==> flow/design.v <==
`timescale 1ns / 1ps
module downsample(clk,reset,x,y);
input clk;
input reset;
input signed[15:0]x;
output reg signed[15:0]y;
reg [5:0]cnt;
parameter sample_num1=4;
parameter sample_num2=31;
reg start_flag=0;
always @(posedge clk) begin
  if(!reset) 
	  begin
	     cnt<=0;
	  end
  else
     begin
	     if(start_flag==0)
		    begin
			    cnt<=cnt+1;
				 if(cnt==sample_num1)
		          begin
			       cnt<=0;
				    y<=(x*8);
					 start_flag<=1;
			       end
		    end
			else
			  begin
			     cnt<=cnt+1;
		        if(cnt==sample_num2)
		          begin
			       cnt<=0;
				    y<=(x*8);
			       end
			  end
     end
end
endmodule
## Reports on downsample

Tool output for the design above, in the order of the flow.
Lines are those of the file above, counted from 1.
Operators carry their Yosys type and port widths (W data, S select, Z words).
A cell with - has no value.

| design | value |
|---|---|
| top | downsample |
| clock | clk |
| library | sky130hd |
| library corner | tt_025C_1v80 |

## After elaboration

Counts by Yosys on the flattened word-level netlist (proc, flatten, opt, wreduce; memories kept). Register bits leave out memories and registers merged into their read ports (data or address). Print and check cells are left out. Cells with the same type and inputs are merged into one.

| cells by class | value |
|---|---|
| multiply operators | 0 |
| reductions and logical operators | 2 |
| shifts and indexed selects | 0 |
| divide/modulo/power cells | 0 |
| eq/ne operators | 3 |
| $add $sub $neg | 1 |
| multiplexer cells | 7 |
| order comparisons | 0 |
| bitwise gates (word level) | 0 |

Operators by type and width:

| kind | count |
|---|---|
| $mux W16 | 3 |
| $mux W6 | 3 |
| $add A6 B1 Y6 const B | 1 |
| $eq A6 B3 Y1 const B | 1 |
| $eq A6 B5 Y1 const B | 1 |
| $reduce_and A3 Y1 | 1 |
| $ne A2 B1 Y1 const B | 1 |
| $reduce_bool A2 Y1 | 1 |
| $mux W1 | 1 |

| bit counts | value |
|---|---|
| output and inout port bits | 16 |
| clocked read ports x word width | 0 |
| input port bits | 18 |
| ROM bits | 0 |
| memory bits (writable) | 0 |
| bits in latches | 0 |
| memory cells | 0 |
| bits in registers | 23 |

## Depth

Depth = most cells in a row (Yosys ltp): at word level without a register or memory, in the mapped netlist without a sequential cell, where the memories' decode and read muxes count.

| depth | value |
|---|---|
| depth in word-level cells | 3 |
| ABC_AREA | 0 |
| depth in mapped cells | 6 |

## Synthesis result

Yosys stat after the flow's synthesis: flattened, memories mapped to cells. It holds for the ABC_AREA given above (unset counts as 0); a run with the other value may have another netlist.

Cells by type:

| cell | count |
|---|---|
| sky130_fd_sc_hd__edfxtp_1 | 14 |
| sky130_fd_sc_hd__dfxtp_1 | 6 |
| sky130_fd_sc_hd__nor2_1 | 7 |
| sky130_fd_sc_hd__ha_1 | 2 |
| sky130_fd_sc_hd__buf_4 | 3 |
| sky130_fd_sc_hd__xnor2_1 | 2 |
| sky130_fd_sc_hd__xor2_1 | 2 |
| sky130_fd_sc_hd__o41ai_2 | 1 |
| sky130_fd_sc_hd__inv_1 | 4 |
| sky130_fd_sc_hd__nand2b_4 | 1 |
| sky130_fd_sc_hd__nand3_1 | 2 |
| sky130_fd_sc_hd__or2_4 | 1 |
| sky130_fd_sc_hd__nand2_1 | 2 |
| sky130_fd_sc_hd__o21a_1 | 1 |
| sky130_fd_sc_hd__o31ai_1 | 1 |
| sky130_fd_sc_hd__nand2b_1 | 1 |
| sky130_fd_sc_hd__nor4_1 | 1 |
| sky130_fd_sc_hd__nor3_1 | 1 |
| sky130_fd_sc_hd__conb_1 | 1 |

| mapped netlist | value |
|---|---|
| cells in the netlist | 53 |
| flip-flop cells | 20 |
| chip area (Yosys) | 757.0 sq um |
| buffer cells | 3 |

## Timing after synthesis

Path of least setup slack by OpenSTA after synthesis, without wires, with an ideal clock, recovery checks aside; 20% of the period is set as input and as output delay. Where synthesis merged equal registers, the netlist keeps one of their names.

| path post-synthesis | value |
|---|---|
| path kind | register to register |
| start | register cnt[0] |
| end | register y[10] |
| stages on the path | 6 |
| delay of the path | 1.591 ns |
| slack | -0.011 ns |
| buffers on the path | 0 |
| arrival | 1.233 ns |
| clock period | 1.58 ns |
| required time | 1.222 ns |
| time at the first pin | 0.000 ns |
| library setup time | 0.358 ns |
| synthesis period reached | 1.591 ns |

"delay of the path" is the arrival time less input delay plus setup time.
"stages on the path" counts driving pins, that of a launching flip-flop among them; a cell with two outputs on the path counts twice.
"synthesis period reached" = period - worst setup slack (recovery checks aside). The figure is calculated, with input and output delays left at 20% of the set period.
Between the ends stands the longest chain of elaborated cells between them, by number of cells; it is not shown to be the way that was timed. Of several equally long chains one is given.
A line is the first line of the expression or statement that the cell stems from. Yosys adds cells for indexed reads and writes and turns some case tables into memories.
A register here has more assigning lines than the two given.
The path ends at the enable pin of a flip-flop; only ways to that pin are counted.

| between the ends, post-synthesis | value |
|---|---|
| cells stage by stage | sky130_fd_sc_hd__dfxtp_1 sky130_fd_sc_hd__inv_1 sky130_fd_sc_hd__ha_1 sky130_fd_sc_hd__nand2b_4 sky130_fd_sc_hd__nor4_1 sky130_fd_sc_hd__o21a_1 |
| cells in the longest elaborated chain | 3 |
| elaborated cells on any way between the ends | 5 |
| source lines of those cells | 2 |

RTL lines, path post-synthesis:

| what | RTL line | RTL |
|---|---|---|
| from (decl) | 7 | `reg [5:0]cnt;` |
| from (assign) | 20 | `cnt<=cnt+1;` |
| from (assign) | 30 | `cnt<=cnt+1;` |
| $eq A6 B5 Y1 | 31 | `if(cnt==sample_num2)` |
| $ne A2 B1 Y1 | - |  |
| $reduce_and A3 Y1 | - |  |
| to (assign) | 24 | `y<=(x*8);` |
| to (assign) | 34 | `y<=(x*8);` |
| to (decl) | 6 | `output reg signed[15:0]y;` |

## Path in the finished layout

Path of least setup slack in the final report of run 1 (OpenROAD, finished layout, wires in). Where an end is a register, its clock arrival counts in the times.

| path post-layout | value |
|---|---|
| path kind | register to register |
| start | register cnt[0] |
| end | register y[14] |
| arrival | 1.58 ns |
| required time | 1.76 ns |
| buffers on the path | 1 |
| stages on the path | 7 |
| time at the first pin | 0.30 ns |
| library setup time | 0.27 ns |
| clock period | 1.75 ns |
| slack | 0.18 ns |

Between the ends stands the longest chain of elaborated cells between them, by number of cells; it is not shown to be the way that was timed. Of several equally long chains one is given.
A register here has more assigning lines than the two given.
The path ends at the enable pin of a flip-flop; only ways to that pin are counted.

| between the ends, post-layout | value |
|---|---|
| cells stage by stage | sky130_fd_sc_hd__dfxtp_1 sky130_fd_sc_hd__inv_1 sky130_fd_sc_hd__ha_1 sky130_fd_sc_hd__nand2b_4 sky130_fd_sc_hd__nor4_1 sky130_fd_sc_hd__o21a_1 sky130_fd_sc_hd__buf_12 |
| cells in the longest elaborated chain | 3 |
| elaborated cells on any way between the ends | 5 |
| source lines of those cells | 2 |

RTL lines, path post-layout:

| what | RTL line | RTL |
|---|---|---|
| from (decl) | 7 | `reg [5:0]cnt;` |
| from (assign) | 20 | `cnt<=cnt+1;` |
| from (assign) | 30 | `cnt<=cnt+1;` |
| $eq A6 B5 Y1 | 31 | `if(cnt==sample_num2)` |
| $ne A2 B1 Y1 | - |  |
| $reduce_and A3 Y1 | - |  |
| to (assign) | 24 | `y<=(x*8);` |
| to (assign) | 34 | `y<=(x*8);` |
| to (decl) | 6 | `output reg signed[15:0]y;` |

# Flow runs of downsample

Measured results for downsample: 2 stored runs of the Yosys and OpenROAD flow on sky130hd. The settings differ; the order carries no meaning. The constraints put input and output delay at 20% of the set period each and load the outputs with 0.01 pF.
"clock period reached" means the clock period less the worst setup slack. The figure is calculated, with input and output delays left at 20% of the set period.
"time on the worst setup path" means the part of the period allowed to the worst setup path (the constraints hold back 20% at inputs and 20% at outputs) less its slack; where the path has registers, the arrival times of their clocks count too.
"total design power" is the tool's figure for a default switching activity; nothing was simulated.

#### Run 1

| setting | value |
|---|---|
| period_ns | `1.75` |
| CORE_UTILIZATION | `53` |
| CAP_MARGIN | `20` |
| CORE_MARGIN | `2` |
| SLEW_MARGIN | `20` |

| result | value |
|---|---|
| full die area | 1746.4 sq um |
| standard-cell area after layout | 1103.6 sq um |
| total design power | 976.1 uW |
| clock period reached | 1.568 ns |
| synthesized cell area | 757.0 sq um |
| time on the worst setup path | 1.57 ns |
| kind of the worst setup path | register to register |
| worst slack on setup checks | 0.182 ns |
| post-layout utilization | 0.838 |
| post-route worst hold slack | 0.481 ns |
| sum of negative setup slack | 0.000 ns |

#### Run 2

| setting | value |
|---|---|
| period_ns | `1.59` |
| CORE_UTILIZATION | `40` |
| SETUP_SLACK_MARGIN | `0.4` |
| PLACE_DENSITY_LB_ADDON | `0.25` |
| CORE_MARGIN | `8` |
| TNS_END_PERCENT | `45` |
| GPL_TIMING_DRIVEN | `0` |
| CTS_CLUSTER_SIZE | `78` |
| MAX_ROUTING_LAYER | `met4` |
| CAP_MARGIN | `20` |
| SLEW_MARGIN | `20` |

| result | value |
|---|---|
| time on the worst setup path | 1.37 ns |
| kind of the worst setup path | register to register |
| full die area | 3540.2 sq um |
| worst slack on setup checks | 0.223 ns |
| sum of negative setup slack | 0.000 ns |
| post-route worst hold slack | 0.475 ns |
| clock period reached | 1.367 ns |
| standard-cell area after layout | 1111.1 sq um |
| synthesized cell area | 757.0 sq um |
| post-layout utilization | 0.637 |
| total design power | 923.6 uW |
